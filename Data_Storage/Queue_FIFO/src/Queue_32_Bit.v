==> flow/design.v <==
module Queue_32_Bit (
    input           Clk_In,
    input           Reset_In,
    input           Enable_In,
    input           Enqueue_Data_Signal_In,
    input           Dequeue_Data_Signal_In,
    input           Peak_Data_Signal_In,
    output          Queue_Empty_Signal_Out,
    output          Queue_Full_Signal_Out,
    output          Queue_Overflow_Signal_Out,
    output          Queue_Underflow_Signal_Out,
    output [3:0]    Front_Pointer_Out,
    output [3:0]    Rear_Pointer_Out,
    input  [31:0]   Queue_Write_Data_In,
    output [31:0]   Queue_Read_Data_Out
);
(* ramstyle = "M10K" *) reg [31:0] SRAM_MEMORY [15:0];
reg  [4:0] r_Front_Pointer = {1'b0, 4'h0};
reg  [4:0] r_Rear_Pointer  = {1'b0, 4'h0};
wire        w_Enqueue_Data_Signal_In;
wire        w_Dequeue_Data_Signal_In;
wire        w_Peak_Data_Signal_In;
reg         w_Queue_Empty_Signal = 1'b0;
reg         w_Queue_Full_Signal  = 1'b0;
reg         r_Queue_Overflow_Signal  = 1'b0;
reg         r_Queue_Underflow_Signal = 1'b0;
wire [3:0]  w_Front_Pointer_Out;
wire [3:0]  w_Rear_Pointer_Out;
wire [31:0] w_Queue_Write_Data;
reg  [31:0] r_Queue_Read_Data = 32'b0;
assign w_Enqueue_Data_Signal_In     = Enable_In ? Enqueue_Data_Signal_In    : 1'b0;
assign w_Dequeue_Data_Signal_In     = Enable_In ? Dequeue_Data_Signal_In    : 1'b0;
assign w_Peak_Data_Signal_In        = Enable_In ? Peak_Data_Signal_In       : 1'b0;
assign Queue_Empty_Signal_Out       = Enable_In ? w_Queue_Empty_Signal      : 1'bZ;
assign Queue_Full_Signal_Out        = Enable_In ? w_Queue_Full_Signal       : 1'bZ;
assign Queue_Overflow_Signal_Out    = Enable_In ? r_Queue_Overflow_Signal   : 1'bZ;
assign Queue_Underflow_Signal_Out   = Enable_In ? r_Queue_Underflow_Signal  : 1'bZ;
assign Front_Pointer_Out            = Enable_In ? w_Front_Pointer_Out       : 4'bZ;
assign Rear_Pointer_Out             = Enable_In ? w_Rear_Pointer_Out        : 4'bZ;
assign w_Queue_Write_Data           = Enable_In ? Queue_Write_Data_In       : 32'b0;
assign Queue_Read_Data_Out          = Enable_In ? r_Queue_Read_Data         : 32'bZ;
assign w_Front_Pointer_Out = r_Front_Pointer[3:0];
assign w_Rear_Pointer_Out  = r_Rear_Pointer[3:0];
always @ (*)
    begin
        if (w_Front_Pointer_Out == w_Rear_Pointer_Out)
            begin
                if (r_Front_Pointer[4] == r_Rear_Pointer[4])
                    begin
                        w_Queue_Empty_Signal <= 1'b1;
                        w_Queue_Full_Signal  <= 1'b0;
                    end
                else
                    begin
                        w_Queue_Empty_Signal <= 1'b0;
                        w_Queue_Full_Signal  <= 1'b1;
                    end
            end
        else
            begin
                w_Queue_Empty_Signal <= 1'b0;
                w_Queue_Full_Signal  <= 1'b0;
            end
    end
always @ (negedge Clk_In or posedge Reset_In)
    begin
        if (Reset_In)
            begin
                r_Front_Pointer          <= {1'b0, 4'h0};
                r_Rear_Pointer           <= {1'b0, 4'h0};
                r_Queue_Overflow_Signal  <= 1'b0;
                r_Queue_Underflow_Signal <= 1'b0;
                r_Queue_Read_Data        <= 32'b0;
            end
        else if (w_Enqueue_Data_Signal_In)
            begin
                if (w_Queue_Full_Signal)
                    begin
                        r_Front_Pointer          <= r_Front_Pointer;
                        r_Queue_Overflow_Signal  <= 1'b1;
                    end
                else
                    begin
                        SRAM_MEMORY[r_Front_Pointer[3:0]]   <= w_Queue_Write_Data;
                        r_Front_Pointer                     <= r_Front_Pointer + 1'b1;
                        r_Queue_Overflow_Signal             <= 1'b0;
                    end
            end
        else if (w_Dequeue_Data_Signal_In)
            begin
                if (w_Queue_Empty_Signal)
                    begin
                        r_Queue_Read_Data        <= 32'b0;
                        r_Rear_Pointer           <= r_Rear_Pointer;
                        r_Queue_Underflow_Signal <= 1'b1;
                    end
                else
                    begin
                        r_Queue_Read_Data        <= SRAM_MEMORY[r_Rear_Pointer[3:0]];
                        r_Rear_Pointer           <= r_Rear_Pointer + 1'b1;
                        r_Queue_Underflow_Signal <= 1'b0;
                    end
            end
        else if (w_Peak_Data_Signal_In)
            begin
                if (w_Queue_Empty_Signal)
                    begin
                        r_Queue_Read_Data        <= 32'b0;
                        r_Rear_Pointer           <= r_Rear_Pointer;
                        r_Queue_Underflow_Signal <= 1'b1;
                    end
                else
                    begin
                        r_Queue_Read_Data        <= SRAM_MEMORY[r_Rear_Pointer[3:0]];
                        r_Rear_Pointer           <= r_Rear_Pointer;
                        r_Queue_Underflow_Signal <= 1'b0;
                    end
            end
        else
            begin
                r_Front_Pointer          <= r_Front_Pointer;
                r_Rear_Pointer           <= r_Rear_Pointer;
                r_Queue_Overflow_Signal  <= 1'b0;
                r_Queue_Underflow_Signal <= 1'b0;
                r_Queue_Read_Data        <= r_Queue_Read_Data;
            end
    end
endmodule
## Reports on Queue_32_Bit

The steps from the RTL of Queue_32_Bit to its reports follow in flow order.
Line numbers count from 1 in the design file above.
Operators carry their Yosys type and port widths (W data, S select, Z words).
Cell names lack the library's common part.
A cell with - has no value.

| design | value |
|---|---|
| top module | Queue_32_Bit |
| clock port | Clk_In |
| library | sky130hd |
| corner | tt_025C_1v80 |

## Word level

Yosys after proc, flatten, opt, wreduce and memory -nomap, before mapping. Print and check cells are not counted. Equal cells are merged and count once.

| bit counts | value |
|---|---|
| register bits after elaboration | 556 |
| latch bits | 0 |
| RAM bits | 0 |
| memory bits (read-only) | 0 |
| clocked read ports x word width | 0 |
| memories | 0 |
| bits of input ports | 38 |

| cells by class | value |
|---|---|
| add/subtract/negate cells | 2 |
| $mul | 0 |
| div/mod/pow operators | 0 |
| order comparisons | 0 |
| equality and inequality tests | 34 |
| shifts and indexed selects | 0 |
| mux-type cells | 26 |
| bitwise logic cells | 4 |
| reduce/logical cells | 23 |

Operator list:

| cell | number |
|---|---|
| $pmux W32 S16 | 1 |
| $mux W32 | 5 |
| $eq A4 B4 Y1 const B | 16 |
| $reduce_and A4 Y1 | 16 |
| $eq A4 B3 Y1 const B | 8 |
| $mux W1 | 18 |
| $eq A4 B2 Y1 const B | 4 |
| $add A5 B1 Y5 const B | 2 |
| $eq A4 B1 Y1 const B | 2 |
| $logic_not A4 Y1 | 2 |
| $mux W4 | 2 |
| $reduce_and A2 Y1 | 3 |
| $not A1 Y1 | 4 |
| $ne A2 B2 Y1 const B | 2 |
| $eq A4 B4 Y1 | 1 |
| $reduce_and A3 Y1 | 1 |
| $reduce_bool A2 Y1 | 1 |
| $eq A1 B1 Y1 | 1 |

## Depth

Yosys ltp: most cells in a row. Word level: on the elaborated netlist, between registers, memories and ports. Mapped: between sequential cells and ports; inverters and the memories' decode and read muxes count.

| depth | value |
|---|---|
| word-level depth | 6 |
| ABC_AREA | 0 |
| depth in mapped cells | 10 |
| gate-level depth less buffers | 7 |

## Netlist

Source: synth_stat.txt of the flow (Yosys; design flattened, memories mapped). It holds for the ABC_AREA given above (unset counts as 0); a run with the other value may have another netlist.
Totals and module areas in this step are rounded.

| mapped netlist | value |
|---|---|
| cells in the netlist | 1259 |
| synthesis area | 21160 µm² |
| flip-flop cells | 556 |
| buffers | 102 |

Cell types:

| cell type | number |
|---|---|
| edfxtp_1 | 512 |
| dfrtn_1 | 44 |
| a22oi_1 | 96 |
| a22o_1 | 49 |
| a222oi_1 | 32 |
| a221oi_1 | 30 |
| a21oi_1 | 45 |
| nand2_1 | 60 |
| and2_1 | 35 |
| clkbuf_1 | 55 |
| o21ai_0 | 41 |
| a32oi_1 | 18 |
| o221ai_1 | 18 |
| a221o_1 | 12 |
| buf_2 | 21 |
| o2bb2ai_1 | 12 |
| and3_1 | 16 |
| ha_1 | 8 |

Not listed: further types 33, cells in them 155.

Lab notebook: Queue_32_Bit

Below are 2 stored runs of the flow (Yosys, OpenROAD; platform sky130hd) on Queue_32_Bit, each with its settings and what was measured, unordered. Constraints: input delay and output delay 20% of the set period each, output load 0.01 pF.
"power" rests on the timing tool's default activity at the inputs, not on a simulated workload.
Values from the reports are rounded here.
A setting shown as -- is not set for that run.

| run | period_ns | CORE_UTILIZATION | SETUP_SLACK_MARGIN | PLACE_DENSITY | CORE_ASPECT_RATIO | TNS_END_PERCENT | GPL_ROUTABILITY_DRIVEN | CAP_MARGIN | MAX_ROUTING_LAYER | CORE_MARGIN | SLEW_MARGIN | area of the standard cells in the finished layout (µm²) | utilization after layout (%) | area of the synthesized netlist (µm²) | total negative slack (ns) | setup slack of the worst path (ns) | post-route worst hold slack (ns) | power (mW) | overall die area (µm²) |
|---|---|---|---|---|---|---|---|---|---|---|---|---|---|---|---|---|---|---|---|
| run 1 | 8.93 | 38 | 1.29 | 0.81 | 0.58 | 55 | 1 | 30 | met4 | 2 | 20 | 27120 | 49.6 | 21160 | 0.000 | 0.957 | 0.394 | 8.677 | 57670 |
| run 2 | 6.65 | 40 | 0.28 | -- | -- | -- | -- | 20 | -- | 2 | 20 | 27270 | 52.0 | 21160 | 0.000 | 0.239 | 0.397 | 11.60 | 54760 |
