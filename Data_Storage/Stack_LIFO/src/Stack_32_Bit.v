==> flow/design.v <==
module Stack_32_Bit (
    input           Clk_In,
    input           Reset_In,
    input           Enable_In,
    input           Push_Data_Signal_In,
    input           Pop_Data_Signal_In,
    input           Peak_Data_Signal_In,
    output          Stack_Empty_Signal_Out,
    output          Stack_Full_Signal_Out,
    output          Stack_Overflow_Signal_Out,
    output          Stack_Underflow_Signal_Out,
    output [3:0]    SP_Value_Out,
    input  [31:0]   Stack_Write_Data_In,
    output [31:0]   Stack_Read_Data_Out
);
(* ramstyle = "M10K" *) reg [31:0] SRAM_MEMORY [15:0];
reg  [4:0] r_SP = {1'b1, 4'hF};
wire        w_Push_Data_Signal_In;
wire        w_Pop_Data_Signal_In;
wire        w_Peak_Data_Signal_In;
wire        w_Stack_Empty_Signal;
wire        w_Stack_Full_Signal;
reg         r_Stack_Overflow_Signal  = 1'b0;
reg         r_Stack_Underflow_Signal = 1'b0;
wire [3:0]  w_SP_Value_Out;
wire [31:0] w_Stack_Write_Data;
reg  [31:0] r_Stack_Read_Data = 32'b0;
assign w_Push_Data_Signal_In        = Enable_In ? Push_Data_Signal_In       : 1'b0;
assign w_Pop_Data_Signal_In         = Enable_In ? Pop_Data_Signal_In        : 1'b0;
assign w_Peak_Data_Signal_In        = Enable_In ? Peak_Data_Signal_In       : 1'b0;
assign Stack_Empty_Signal_Out       = Enable_In ? w_Stack_Empty_Signal      : 1'bZ;
assign Stack_Full_Signal_Out        = Enable_In ? w_Stack_Full_Signal       : 1'bZ;
assign Stack_Overflow_Signal_Out    = Enable_In ? r_Stack_Overflow_Signal   : 1'bZ;
assign Stack_Underflow_Signal_Out   = Enable_In ? r_Stack_Underflow_Signal  : 1'bZ;
assign SP_Value_Out                 = Enable_In ? w_SP_Value_Out            : 4'bZ;
assign w_Stack_Write_Data           = Enable_In ? Stack_Write_Data_In       : 32'b0;
assign Stack_Read_Data_Out          = Enable_In ? r_Stack_Read_Data         : 32'bZ;
assign w_SP_Value_Out = r_SP[3:0];
assign w_Stack_Empty_Signal = (r_SP == {1'b1, 4'hF}) ? 1'b1 : 1'b0;
assign w_Stack_Full_Signal  = (r_SP == {1'b0, 4'hF}) ? 1'b1 : 1'b0;
always @ (negedge Clk_In or posedge Reset_In)
    begin
        if (Reset_In)
            begin
                r_SP                     <= {1'b1, 4'hF};
                r_Stack_Overflow_Signal  <= 1'b0;
                r_Stack_Underflow_Signal <= 1'b0;
                r_Stack_Read_Data        <= 32'b0;
            end
        else if (w_Push_Data_Signal_In)
            begin
                if (w_Stack_Full_Signal)
                    begin
                        r_SP                    <= r_SP;
                        r_Stack_Overflow_Signal <= 1'b1;
                    end
                else
                    begin
                        SRAM_MEMORY[r_SP[3:0]]  <= w_Stack_Write_Data;
                        r_SP                    <= r_SP - 1'b1;
                        r_Stack_Overflow_Signal <= 1'b0;
                    end
            end
        else if (w_Pop_Data_Signal_In)
            begin
                if (w_Stack_Empty_Signal)
                    begin
                        r_Stack_Read_Data        <= 32'b0;
                        r_SP                     <= r_SP;
                        r_Stack_Underflow_Signal <= 1'b1;
                    end
                else
                    begin
                        r_Stack_Read_Data        <= SRAM_MEMORY[r_SP[3:0] + 1'b1];
                        r_SP                     <= r_SP + 1'b1;
                        r_Stack_Underflow_Signal <= 1'b0;
                    end
            end
        else if (w_Peak_Data_Signal_In)
            begin
                if (w_Stack_Empty_Signal)
                    begin
                        r_Stack_Read_Data        <= 32'b0;
                        r_SP                     <= r_SP;
                        r_Stack_Underflow_Signal <= 1'b1;
                    end
                else
                    begin
                        r_Stack_Read_Data        <= SRAM_MEMORY[r_SP[3:0] + 1'b1];
                        r_SP                     <= r_SP;
                        r_Stack_Underflow_Signal <= 1'b0;
                    end
            end
        else
            begin
                r_SP                     <= r_SP;
                r_Stack_Overflow_Signal  <= 1'b0;
                r_Stack_Underflow_Signal <= 1'b0;
                r_Stack_Read_Data        <= r_Stack_Read_Data;
            end
    end
endmodule
Reports on Stack_32_Bit
What the tools print for Stack_32_Bit, step after step.
Line numbers count from 1 in the design file above.
Cell names lack the library's common part.
A cell with - has no value.
Set-up
  top module: Stack_32_Bit
  clock: Clk_In
  library: sky130hd
  corner: tt_025C_1v80

Word level
Yosys after proc, flatten, opt, wreduce and memory -nomap, before mapping. Print and check cells are not counted. Equal cells are merged and count once.
Bit counts
  input port bits: 38
  register bits: 551
  word-level cells: 112
Operators by class
  equal/unequal tests: 36
  muxes and demuxes: 27
  reduce/logical cells: 23
  bitwise operators: 3
  $add $sub $neg: 3
Operators by type and width (number)
  32-bit parallel mux with 16-bit select: 1
  32-bit two-way mux: 5
  4-bit == test (second input constant): 16
  4-bit AND reduction: 16
  4-bit by 3-bit == test with 1-bit output (second input constant): 8
  5-bit two-way mux: 4
  4-bit by 2-bit == test with 1-bit output (second input constant): 4
  1-bit two-way mux: 16
  2-bit inequality test (second input constant): 4
  4-bit by 1-bit == test with 1-bit output (second input constant): 2
  4-bit zero test: 2
  5-bit by 1-bit adder with 5-bit output (second input constant): 1
  5-bit by 1-bit subtractor with 5-bit output (second input constant): 1
  5-bit by 4-bit == test with 1-bit output (second input constant): 1
  5-bit == test (second input constant): 1
  2-bit AND reduction: 2
  2-bit nonzero test: 2
  4-bit by 1-bit adder with 4-bit output (second input constant): 1
  4-bit two-way mux: 1
  1-bit NOT: 3
  3-bit AND reduction: 1

Depth
Longest topological path by Yosys (ltp), each cell counted once; first at word level (registers and memories cut), then after technology mapping (sequential cells cut; the memories' decode and read muxes count).
Logic depth
  word-level depth: 6
  ABC_AREA: 0
  mapped depth: 9

Mapped cells and area
Source: synth_stat.txt of the flow (Yosys; design flattened, memories mapped). It holds for the ABC_AREA given above (unset counts as 0); a run with the other value may have another netlist.
Cells by type (number)
  edfxtp_1: 512
  mux2i_1: 94
  dfrtn_1: 34
  a21oi_1: 121
  a22oi_1: 67
  nor2_1: 103
  a2111oi_0: 44
  a221oi_2: 16
  nand2b_1: 38
  and2_1: 35
  o22ai_1: 33
  buf_2: 40
  nor3b_1: 25
  dfstp_2: 5
  clkbuf_1: 29
  buf_4: 14
  buf_6: 9
  a2111oi_1: 10
Not listed: further types 35, cells in them 121.
Synthesis totals
  cells in the netlist: 1350
  flip-flops: 551
  sequential part of the area: 16356.9 µm²
  cell area after synthesis: 21703.3 µm²

FLOW RESULTS
============

Flow measurements of Stack_32_Bit on sky130hd: 2 stored runs with different settings, listed in no order. Input and output delays are each 20% of the period that was set; the output load is 0.01 pF.
By "finish__power__total" is meant OpenSTA's value without simulated activity: inputs other than the clock are taken to toggle once in ten clock periods, and the tool carries that through the logic.

settings of record 1
{
  "period_ns": 23.7,
  "CORE_UTILIZATION": 20,
  "PLACE_DENSITY_LB_ADDON": 0.06,
  "HOLD_SLACK_MARGIN": 0.28,
  "CELL_PAD_IN_SITES_DETAIL_PLACEMENT": 0,
  "SLEW_MARGIN": 5,
  "MIN_ROUTING_LAYER": "met1",
  "CAP_MARGIN": 20,
  "CORE_MARGIN": 2
}
report of record 1
yosys chip area after synthesis (um^2): 21703.3
finish__design__die__area: 111169.0
finish__design__instance__area__stdcell: 28632.5
finish__design__instance__utilization: 0.2667
finish__timing__setup__ws: 3.934
finish__timing__setup__tns: 0.000
finish__timing__hold__ws: 0.454
finish__power__total: 3.514e-03

settings of record 2
{
  "period_ns": 9.94,
  "CORE_UTILIZATION": 21,
  "PLACE_DENSITY": 0.41,
  "GPL_ROUTABILITY_DRIVEN": 1,
  "CTS_CLUSTER_SIZE": 69,
  "CAP_MARGIN": 10,
  "MAX_ROUTING_LAYER": "met5",
  "CORE_MARGIN": 2,
  "SLEW_MARGIN": 20
}
report of record 2
yosys chip area after synthesis (um^2): 21703.3
finish__design__die__area: 105937.0
finish__design__instance__area__stdcell: 28607.4
finish__design__instance__utilization: 0.2800
finish__timing__setup__ws: 0.465
finish__timing__setup__tns: 0.000
finish__timing__hold__ws: 0.455
finish__power__total: 8.132e-03
